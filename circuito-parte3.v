==> flow/design.v <==
module contador4b(clk, reset, q, qe, qee, qs, qes, qees, a1, b1, c1, d1, e1, f1, g1, a2, b2, c2, d2, e2, f2, g2, a3, b3, c3, d3, e3, f3, g3);
  input clk;
  input reset;
  output reg[3:0] q;
  output reg[3:0] qe;
  output reg[3:0] qee;
  output reg[3:0] qs;
  output reg[3:0] qes;
  output reg[3:0] qees;
  output a1, b1, c1, d1, e1, f1, g1;
  output a2, b2, c2, d2, e2, f2, g2;
  output a3, b3, c3, d3, e3, f3, g3;
  initial begin
    q = 4'b0000;
    qe = 4'b0000;
    qee = 4'b0000;
  end
  always @(posedge clk) begin
    if (reset) begin
      	q = 4'b0000;
    	qe = 4'b0000;
    	qee = 4'b0000;
    end
      q = q + 4'b0001;
      if (q == 4'b1010) begin
        q = 4'b0000;
        qe = qe + 4'b0001;
      end
      if (qe == 4'b1010) begin
        qe = 4'b0000;
        qee = qee + 4'b0001;
      end
      if (qee == 4'b1010) begin
        qee = 4'b0000;
      end   
  end
  always @(posedge clk) begin
    qs <= q;
    qes <= qe;
    qees <= qee;
  end
  assign {a1, b1, c1, d1, e1, f1, g1} = ( qs == 4'b0000 ) ? 7'b1111110 :  
                                        ( qs == 4'b0001 ) ? 7'b0110000 :  
                                        ( qs == 4'b0010 ) ? 7'b1101101 :  
                                        ( qs == 4'b0011 ) ? 7'b1111001 :  
                                        ( qs == 4'b0100 ) ? 7'b0110011 :  
                                        ( qs == 4'b0101 ) ? 7'b1011011 :  
                                        ( qs == 4'b0110 ) ? 7'b1011111 :  
                                        ( qs == 4'b0111 ) ? 7'b1110000 :  
                                        ( qs == 4'b1000 ) ? 7'b1111111 :  
                                        ( qs == 4'b1001 ) ? 7'b1111011 :  
													7'b1001111 ;  
    assign {a2, b2, c2, d2, e2, f2, g2} = ( qes == 4'b0000 ) ? 7'b1111110 : 
                                          ( qes == 4'b0001 ) ? 7'b0110000 : 
                                          ( qes == 4'b0010 ) ? 7'b1101101 : 
                                          ( qes == 4'b0011 ) ? 7'b1111001 : 
                                          ( qes == 4'b0100 ) ? 7'b0110011 : 
                                          ( qes == 4'b0101 ) ? 7'b1011011 : 
                                          ( qes == 4'b0110 ) ? 7'b1011111 : 
                                          ( qes == 4'b0111 ) ? 7'b1110000 : 
                                          ( qes == 4'b1000 ) ? 7'b1111111 : 
                                          ( qes == 4'b1001 ) ? 7'b1111011 : 
													7'b1001111 ; 
    assign {a3, b3, c3, d3, e3, f3, g3} = ( qees == 4'b0000 ) ? 7'b1111110 : 
                                          ( qees == 4'b0001 ) ? 7'b0110000 : 
                                          ( qees == 4'b0010 ) ? 7'b1101101 : 
                                          ( qees == 4'b0011 ) ? 7'b1111001 : 
                                          ( qees == 4'b0100 ) ? 7'b0110011 : 
                                          ( qees == 4'b0101 ) ? 7'b1011011 : 
                                          ( qees == 4'b0110 ) ? 7'b1011111 : 
                                          ( qees == 4'b0111 ) ? 7'b1110000 : 
                                          ( qees == 4'b1000 ) ? 7'b1111111 : 
                                          ( qees == 4'b1001 ) ? 7'b1111011 : 
													7'b1001111 ; 
endmodule
# From RTL to reports: contador4b
# What the tools print for contador4b, step after step.
# Lines are those of the file above, counted from 1.
# Library cell names are shortened.
# A cell with n/a has no value.
# setup
top	contador4b
clock_port	clk
lib	sky130hd
lib_corner	tt_025C_1v80

# Word level
# Counts by Yosys on the flattened word-level netlist (proc, flatten, opt, wreduce; memories kept). Register bits leave out memories and registers merged into their read ports (data or address); mux counts leave out enables and synchronous resets folded into registers. Print and check cells are left out. Cells with the same type and inputs are merged into one.
# op_classes
n_addsub	3
n_eq	30
n_mux	35
n_reduce_logical	3
# ops
op	n
2-to-1 mux 7 bit	15
2-to-1 mux 6 bit	15
== test 4 x 3 -> 1 bit with constant B	12
== test 4 bit with constant B	9
== test 4 x 2 -> 1 bit with constant B	6
2-to-1 mux 4 bit	5
adder 4 x 1 -> 4 bit with constant B	3
== test 4 x 1 -> 1 bit with constant B	3
logical NOT 4 bit	3
# bits
ff_bits	24
inputBits	2
output_inout_bits	45
word_cells	77

# Depth
# Longest topological path by Yosys (ltp), each cell counted once; first at word level (registers and memories cut), then after technology mapping (sequential cells cut; the memories' decode and read muxes count).
# logic_depth
depth_word	11
ABC_AREA	0
ltp_mapped	8
mapped_depth_nobuf	8

# Synthesis result
# Yosys stat after the flow's synthesis: flattened, memories mapped to cells. It holds for the ABC_AREA given above (unset counts as 0); a run with the other value may have another netlist.
# synth_totals
stdcells	160
synth_area_um2	1363.8
seq_area_um2	480.5
ff_cells	24
buffers	7
# types
cell	n	area_total_um2
dfxtp_1	24	480.461
nand2_1	19	71.318
o21ai_0	13	65.062
nand2b_1	9	56.304
nor2b_1	9	56.304
xnor2_1	6	52.55
xor2_1	6	52.55
mux2i_1	4	40.038
ha_1	3	37.536
nor2_1	9	33.782
o22ai_1	5	31.28
nand3_1	6	30.029
a21oi_1	5	25.024
nand4b_4	1	23.773
a21o_1	3	22.522
a22oi_1	3	22.522
clkbuf_1	6	22.522
nor3b_1	3	22.522
# Other cell types: 19; their cells: 26.

# Path before layout
# Path of least setup slack by OpenSTA after synthesis, without wires, with an ideal clock, recovery checks aside; 20% of the period is set as input and as output delay. Where synthesis merged equal registers, the netlist keeps one of their names.
# synth_timing
path_type	in2reg
from	input port reset
to	register qee[3]
period_ps	3420
input_delay_ps	684
setup_ps	121
t_first_pin_ps	684
arrival_time_ps	2212
path_slack_ps	1087
path_delay_ps	1649
driving_pins	8
period_less_setup_slack_ps	2333
# "path_delay_ps" is the arrival time less input delay plus setup time.
# "driving_pins" counts driving pins, that of a launching flip-flop among them; a cell with two outputs on the path counts twice.
# "period_less_setup_slack_ps" = period - worst setup slack (recovery checks aside). The figure is calculated, with input and output delays left at 20% of the set period.
# Between the ends stands the longest chain of elaborated cells between them, by number of cells; it is not shown to be the way that was timed. Of several equally long chains one is given.
# Each line given opens the expression or statement behind the cell; cells for indexed reads and writes are added by Yosys, which also makes memories of some case tables.
# At most two assigning lines are given for a register; there are more.
# synth_between
path_cell_list	buf_2 -> nor2b_1 -> ha_1 -> xnor2_2 -> nand4b_4 -> and3_2 -> nor2_4 -> mux2_4
elab_chain_len	7
cells_between	11
# synth_rtl
item	line	source
from (decl)	3	input reset;
2-to-1 mux 4 bit	19	if (reset) begin
adder 4 x 1 -> 4 bit	24	q = q + 4'b0001;
== test 4 bit	25	if (q == 4'b1010) begin
2-to-1 mux 4 bit	25
== test 4 bit	29	if (qe == 4'b1010) begin
2-to-1 mux 4 bit	29
== test 4 bit	33	if (qee == 4'b1010) begin
to (assign)	31	qee = qee + 4'b0001;
to (assign)	34	qee = 4'b0000;
to (decl)	6	output reg[3:0] qee;

# Worst path after layout
# From the final timing report of run 1: the path of least setup slack in the routed layout; clock arrival at registers is part of the times.
# The path's times are printed in steps of 10 ps; the period is the one set.
# layout_timing
path_type	reg2out
from	register qs[0]
to	output port c1
period_ps	1990
out_delay_ps	400
t_first_pin_ps	300
arrival_time_ps	1490
path_slack_ps	100
driving_pins	4
# Between the ends stands the longest chain of elaborated cells between them, by number of cells; it is not shown to be the way that was timed. Of several equally long chains one is given.
# layout_between
path_cell_list	dfxtp_2 -> nor2_1 -> o22ai_1 -> clkdlybuf4s50_1
elab_chain_len	11
cells_between	20
# layout_rtl
item	line	source
from (decl)	7	output reg[3:0] qs;
from (assign)	38	qs <= q;
== test 4 bit	51	( qs == 4'b1001 ) ? 7'b1111011 :
2-to-1 mux 6 bit	51
2-to-1 mux 6 bit	50	( qs == 4'b1000 ) ? 7'b1111111 :
2-to-1 mux 6 bit	49	( qs == 4'b0111 ) ? 7'b1110000 :
2-to-1 mux 6 bit	48	( qs == 4'b0110 ) ? 7'b1011111 :
2-to-1 mux 6 bit	47	( qs == 4'b0101 ) ? 7'b1011011 :
2-to-1 mux 7 bit	46	( qs == 4'b0100 ) ? 7'b0110011 :
2-to-1 mux 7 bit	45	( qs == 4'b0011 ) ? 7'b1111001 :
2-to-1 mux 7 bit	44	( qs == 4'b0010 ) ? 7'b1101101 :
2-to-1 mux 7 bit	43	( qs == 4'b0001 ) ? 7'b0110000 :
2-to-1 mux 7 bit	42	assign {a1, b1, c1, d1, e1, f1, g1} = ( qs == 4'b0000 ) ? 7'b1111110 :
to (decl)	10	output a1, b1, c1, d1, e1, f1, g1;

# Top module contador4b; platform sky130hd; tools Yosys and OpenROAD; 2 stored runs in no particular order. Input and output delays are each 20% of the period that was set; the output load is 0.01 pF.
# "achieved_period_ps": clock period set for the run, less the worst setup slack. It is reckoned from that one timing run; input and output delays stay at 20% of the period that was set.
# "worst_path_allowed_less_slack_ps": the worst setup path's part of the clock period (all of it between registers, 20% less for each end at a port) less its slack. A launch clock that arrives late makes it longer, a capture clock that arrives late makes it shorter.
# "total_power_uw": no workload was simulated; the value follows from the tool's default switching activity.
# "worst_path_allowed_less_slack_ps" is known to 10 ps.
# Among the settings, -- means not set for that run.
run	period_ns	CAP_MARGIN	CORE_MARGIN	CORE_UTILIZATION	SLEW_MARGIN	SETUP_SLACK_MARGIN	PLACE_DENSITY_LB_ADDON	CELL_PAD_IN_SITES_DETAIL_PLACEMENT	CTS_CLUSTER_DIAMETER	MIN_ROUTING_LAYER	achieved_period_ps	fin_tns_ps	total_power_uw	setup_ws_ps	timing.hold.ws_ps	dieArea_um2	util_pct	cell_area_final_um2	yosys.chip_area_um2	worst_path_allowed_less_slack_ps	worstPathKind
run 1	1.99	20	2	40	20	--	--	--	--	--	1887	0	975.3	103	420	3892.5	62.4	2064.5	1363.8	1490	reg2out
run 2	3.36	10	2	30	25	-0.15	0.19	2	24	met2	2754	0	625.7	606	422	5101.5	44.2	1924.3	1363.8	2080	in2reg
